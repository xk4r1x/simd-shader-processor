==> flow/design.v <==
module shader_core (
    input         clk,
    input         rst,
    input         write_enable,
    input  [2:0]  addr_a,
    input  [2:0]  addr_b,
    input  [2:0]  write_addr,
    input  [31:0] write_data,
    input  [1:0]  op,
    input  [3:0]  mask,
    output [31:0] result
);
   wire [31:0] vec_a;
   wire [31:0] vec_b;
   vector_register_file regfile (
       .clk(clk),
       .rst(rst),
       .write_enable(write_enable),
       .addr_a(addr_a),
       .addr_b(addr_b),
       .write_addr(write_addr),
       .write_data(write_data),
       .vec_a(vec_a),
       .vec_b(vec_b)
   );
   simd_alu alu (
       .vec_a(vec_a),
       .vec_b(vec_b),
       .mask(mask),
       .op(op),
       .result(result)
   );
endmodule
module simd_alu (
   input  [31:0] vec_a,
   input  [31:0] vec_b,
   input  [3:0]  mask,
   input  [1:0]  op,      
   output [31:0] result
);
   wire [7:0] a0 = vec_a[7:0];     
   wire [7:0] a1 = vec_a[15:8];   
   wire [7:0] a2 = vec_a[23:16];  
   wire [7:0] a3 = vec_a[31:24];   
   wire [7:0] b0 = vec_b[7:0];     
   wire [7:0] b1 = vec_b[15:8];   
   wire [7:0] b2 = vec_b[23:16];  
   wire [7:0] b3 = vec_b[31:24];   
   function [7:0] alu_lane;
      input [7:0] a, b;
      input [1:0] op;
      begin
         case(op)
            2'b00: alu_lane = a + b;
            2'b01: alu_lane = a * b;
            2'b10: alu_lane = a & b;
            2'b11: alu_lane = a | b;
         endcase
      end
   endfunction
   wire [7:0] r0 = (mask[0]) ? alu_lane(a0, b0, op) : 8'b0;
   wire [7:0] r1 = (mask[1]) ? alu_lane(a1, b1, op) : 8'b0;
   wire [7:0] r2 = (mask[2]) ? alu_lane(a2, b2, op) : 8'b0;
   wire [7:0] r3 = (mask[3]) ? alu_lane(a3, b3, op) : 8'b0;
   assign result = {r3, r2, r1, r0};
endmodule
module vector_register_file (
   input        clk,
   input        rst,
   input        write_enable,
   input  [2:0] addr_a,
   input  [2:0] addr_b,
   input  [2:0] write_addr,
   input  [31:0] write_data,
   output [31:0] vec_a,
   output [31:0] vec_b
);
   reg [31:0] reg_file [0:7];
   assign vec_a = reg_file[addr_a];
   assign vec_b = reg_file[addr_b];
   initial begin
      reg_file[0] = 32'h00000000;
      reg_file[1] = 32'h01020304;   
      reg_file[2] = 32'h05060708;   
      reg_file[3] = 32'h0C0B0A09;   
      reg_file[4] = 32'h00010002;   
      reg_file[5] = 32'hFFFFFFFF;
      reg_file[6] = 32'h00000000;
      reg_file[7] = 32'hA5A5A5A5;
   end
   always @(posedge clk) begin
      if (rst) begin
         reg_file[0] <= 32'b0;
         reg_file[1] <= 32'b0;
         reg_file[2] <= 32'b0;
         reg_file[3] <= 32'b0;
         reg_file[4] <= 32'b0;
         reg_file[5] <= 32'b0;
         reg_file[6] <= 32'b0;
         reg_file[7] <= 32'b0;
      end else if (write_enable) begin
         reg_file[write_addr] <= write_data;
      end
   end
endmodule
* Reports on shader_core *
The steps from the RTL of shader_core to its reports follow in flow order.
Lines are those of the file above, counted from 1.
Operators: Yosys type, input widths -> output width; for muxes data width and select width s.
Library cell names are shortened.
A cell with n/a has no value.

set-up
  top module = shader_core
  clock = clk
  standard-cell library = sky130hd
  library corner = tt_025C_1v80

* Word level *
Source: Yosys, flattened and elaborated, memories not mapped. Widths are those after wreduce; folded enables and synchronous resets count as part of the registers. Registers that Yosys merges into a memory's read port (data or address) are not register bits. Print and check cells do not count. Equal cells are merged and count once.
Memory sizes are those after Yosys's memory passes, which may raise the word count (mostly to a power of two), join words into wider ones and drop unused or constant bits.

cells by class
  reduce/logical cells = 1
  equality and inequality tests = 3
  mux-type cells = 15
  bitwise gates (word level) = 8
  add/sub/neg operators = 4
  multipliers = 4

operator list
  operator            number
  $mul 8x8->8         4
  $pmux 8 s4          4
  $mux 32             2
  $add 8x8->8         4
  $and 8x8->8         4
  $or 8x8->8          4
  $mux 8              4
  $mux 3              2
  $eq 2x2->1 const B  2
  $mux 1              3
  $eq 2x1->1 const B  1
  $logic_not 2->1     1

bit counts
  memory cells = 1
  RAM bits = 256
  output and inout port bits = 32
  register bits after elaboration = 0
  cells after elaboration = 36

memory list
  memory            depth  width  RTL line  source
  regfile.reg_file  8      32     78        reg [31:0] reg_file [0:7];

* Depth *
Longest topological path by Yosys (ltp), each cell counted once; first at word level (registers and memories cut), then after technology mapping (sequential cells cut; the memories' decode and read muxes count).

depth
  depth in word-level cells = 3
  ABC_AREA = 0
  gate-level depth with buffers = 22
  depth with buffers taken out = 19

* After synthesis *
The flow's flattened synthesis, as Yosys stat reports it; memories are mapped. The netlist is that of the ABC_AREA named above (0 if unset); the other value can give another one.
Totals and module areas in this step are rounded.

cells by type
  type      number  area in all (um2)
  edfxtp_1  256     7.69E+03
  mux4_2    107     2.41E+03
  and2_1    269     1.68E+03
  ha_1      128     1.6E+03
  fa_1      52      1.04E+03
  mux2i_1   68      680.653
  inv_1     181     679.402
  mux4_1    21      551.779
  xnor2_1   58      507.987
  nor2_1    108     405.389
  nand2_1   91      341.578
  mux2i_2   16      220.211
  a21oi_1   42      210.202
  o21ai_0   38      190.182
  mux2i_4   7       157.651
  clkbuf_1  35      131.376
  xor2_1    15      131.376
  o211a_1   13      130.125

Other cell types: 21; their cells: 114.

mapped netlist
  cell count = 1,619
  buffer cells = 79
  flip-flop cells = 256
  cell area after synthesis = 19,700 um2

By module: a second synthesis without flattening, with its own total; a netlist apart from the flattened one above.

unflattened totals
  cell total of the unflattened synthesis = 1,652
  area total of the unflattened synthesis = 19,900 um2

Rows give one instance, submodules left out.

modules
  module                cells  instances  area (um2)
  vector_register_file  843    1          13,800
  simd_alu              809    1          6,060
  shader_core           0      1          0.0

* Timing after synthesis *
OpenSTA on the mapped netlist: ideal clock, no wires. The path of least setup slack (recovery checks aside). Input and output delay are each 20% of the period. Register names are those of the netlist, which keeps one name where synthesis merged equal registers.

path post-synthesis
  path type = input to output
  start = input port addr_a[2]
  end = output port result[7]
  path buffers = 3
  stages = 21
  setup slack = 0.230 ns
  external input delay = 1.570 ns
  external output delay = 1.570 ns
  time at the first pin = 1.570 ns
  path delay = 4.480 ns
  clock period = 7.85 ns
  arrival time = 6.050 ns
  data required time = 6.280 ns
  synthesis period reached = 7.62 ns

"path delay" is the arrival time less input delay plus setup time.
At an output port there is no setup time.
"stages": output pins that drive a net of the path, with the launching flip-flop's if there is one; two outputs of one cell count as two.
"synthesis period reached" is the clock period less the worst setup slack; recovery checks do not enter. This is arithmetic on one report: input and output delays are still those of the set period (20% each).
The rows between start and end are the longest chain of elaborated cells between them; the timing report does not say that the signal goes this way. Where chains are equally long, one stands for them.
Each line given opens the expression or statement behind the cell; cells for indexed reads and writes are added by Yosys, which also makes memories of some case tables.
The chain passes a memory read, where the word-level depth is cut; so it can be longer than that depth.

on the way, post-synthesis
  cells stage by stage = buf_4 buf_2 buf_4 mux4_2 mux2i_1 inv_1 ha_1 inv_1 fa_1 inv_1 ha_1 fa_1 inv_1 fa_1 inv_1 ha_1 a21oi_1 xnor2_1 xnor2_1 xnor2_1 a211oi_1
  cells in the longest elaborated chain = 4
  elaborated cells between the ends (all ways) = 7
  RTL lines with such cells = 7
  those cells by class = 1 x add/sub; 1 x mul; 2 x mux; 2 x logic; 1 x memory

ends and longest elaborated chain, post-synthesis
  element       RTL line  source
  from (decl)   5         input  [2:0]  addr_a,
  $mem_v2 8x32  78        reg [31:0] reg_file [0:7];
  $mul 8x8->8   55        2'b01: alu_lane = a * b;
  $pmux 8 s4    53        case(op)
  $mux 8        61        wire [7:0] r0 = (mask[0]) ? alu_lane(a0, b0, op) : 8'b0;
  to (decl)     11        output [31:0] result

* Timing after layout *
From the final timing report of stored run 1: the path of least setup slack in the routed layout; clock arrival at registers is part of the times.

path post-layout
  path type = input to output
  start = input port addr_b[0]
  end = output port result[23]
  time at the first pin = 1.28 ns
  clock period = 6.42 ns
  stages = 18
  arrival time = 5.67 ns
  data required time = 5.14 ns
  path buffers = 2
  external output delay = 1.28 ns
  setup slack = -0.53 ns
  external input delay = 1.28 ns

The rows between start and end are the longest chain of elaborated cells between them; the timing report does not say that the signal goes this way. Where chains are equally long, one stands for them.
The chain passes a memory read, where the word-level depth is cut; so it can be longer than that depth.

on the way, post-layout
  cells stage by stage = bufbuf_16 mux4_2 mux2i_4 inv_2 ha_4 fa_1 ha_1 fa_1 inv_1 fa_2 inv_2 ha_4 a21oi_4 xnor2_2 xnor2_2 xnor2_2 a211oi_2 buf_2
  cells in the longest elaborated chain = 4
  elaborated cells between the ends (all ways) = 7
  RTL lines with such cells = 7
  those cells by class = 1 x add/sub; 1 x mul; 2 x mux; 2 x logic; 1 x memory

ends and longest elaborated chain, post-layout
  element       RTL line  source
  from (decl)   6         input  [2:0]  addr_b,
  $mem_v2 8x32  78        reg [31:0] reg_file [0:7];
  $mul 8x8->8   55        2'b01: alu_lane = a * b;
  $pmux 8 s4    53        case(op)
  $mux 8        63        wire [7:0] r2 = (mask[2]) ? alu_lane(a2, b2, op) : 8'b0;
  to (decl)     11        output [31:0] result

## Implementation results

2 stored runs of shader_core in the flow (synthesis by Yosys, layout by OpenROAD, sky130hd cells), in arbitrary order. Constraints: input delay and output delay 20% of the set period each, output load 0.01 pF.
"clock period achieved" = clock period - worst setup slack. The figure is calculated, with input and output delays left at 20% of the set period.
"power" rests on the timing tool's default activity at the inputs, not on a simulated workload.
Results are given in rounded form.
Among the settings, - means not set for that run.

setting or result                             stored run 1  stored run 2
period_ns                                     6.42          11.0
CORE_UTILIZATION                              53            64
SETUP_SLACK_MARGIN                            0.54          -
PLACE_DENSITY_LB_ADDON                        0.12          -
HOLD_SLACK_MARGIN                             0.22          -
ABC_AREA                                      0             0
CTS_CLUSTER_SIZE                              57            17
CAP_MARGIN                                    40            20
MAX_ROUTING_LAYER                             met4          -
CORE_MARGIN                                   2             2
SLEW_MARGIN                                   20            5
CORE_ASPECT_RATIO                             -             0.58
CELL_PAD_IN_SITES_DETAIL_PLACEMENT            -             0
TNS_END_PERCENT                               -             95
GPL_ROUTABILITY_DRIVEN                        -             0
worst setup slack after layout (ns)           -0.531        0.871
standard-cell area of the final layout (um2)  25,200        21,600
utilization (%)                               68.9          72.0
power (mW)                                    7.16          3.50
area inside the die boundary (um2)            38,700        32,300
clock period achieved (ns)                    6.951         10.129
worst-case hold slack (ns)                    1.55          2.48
post-synthesis cell area (um2)                19,700        19,700
setup TNS (ns)                                -3.69         0.000
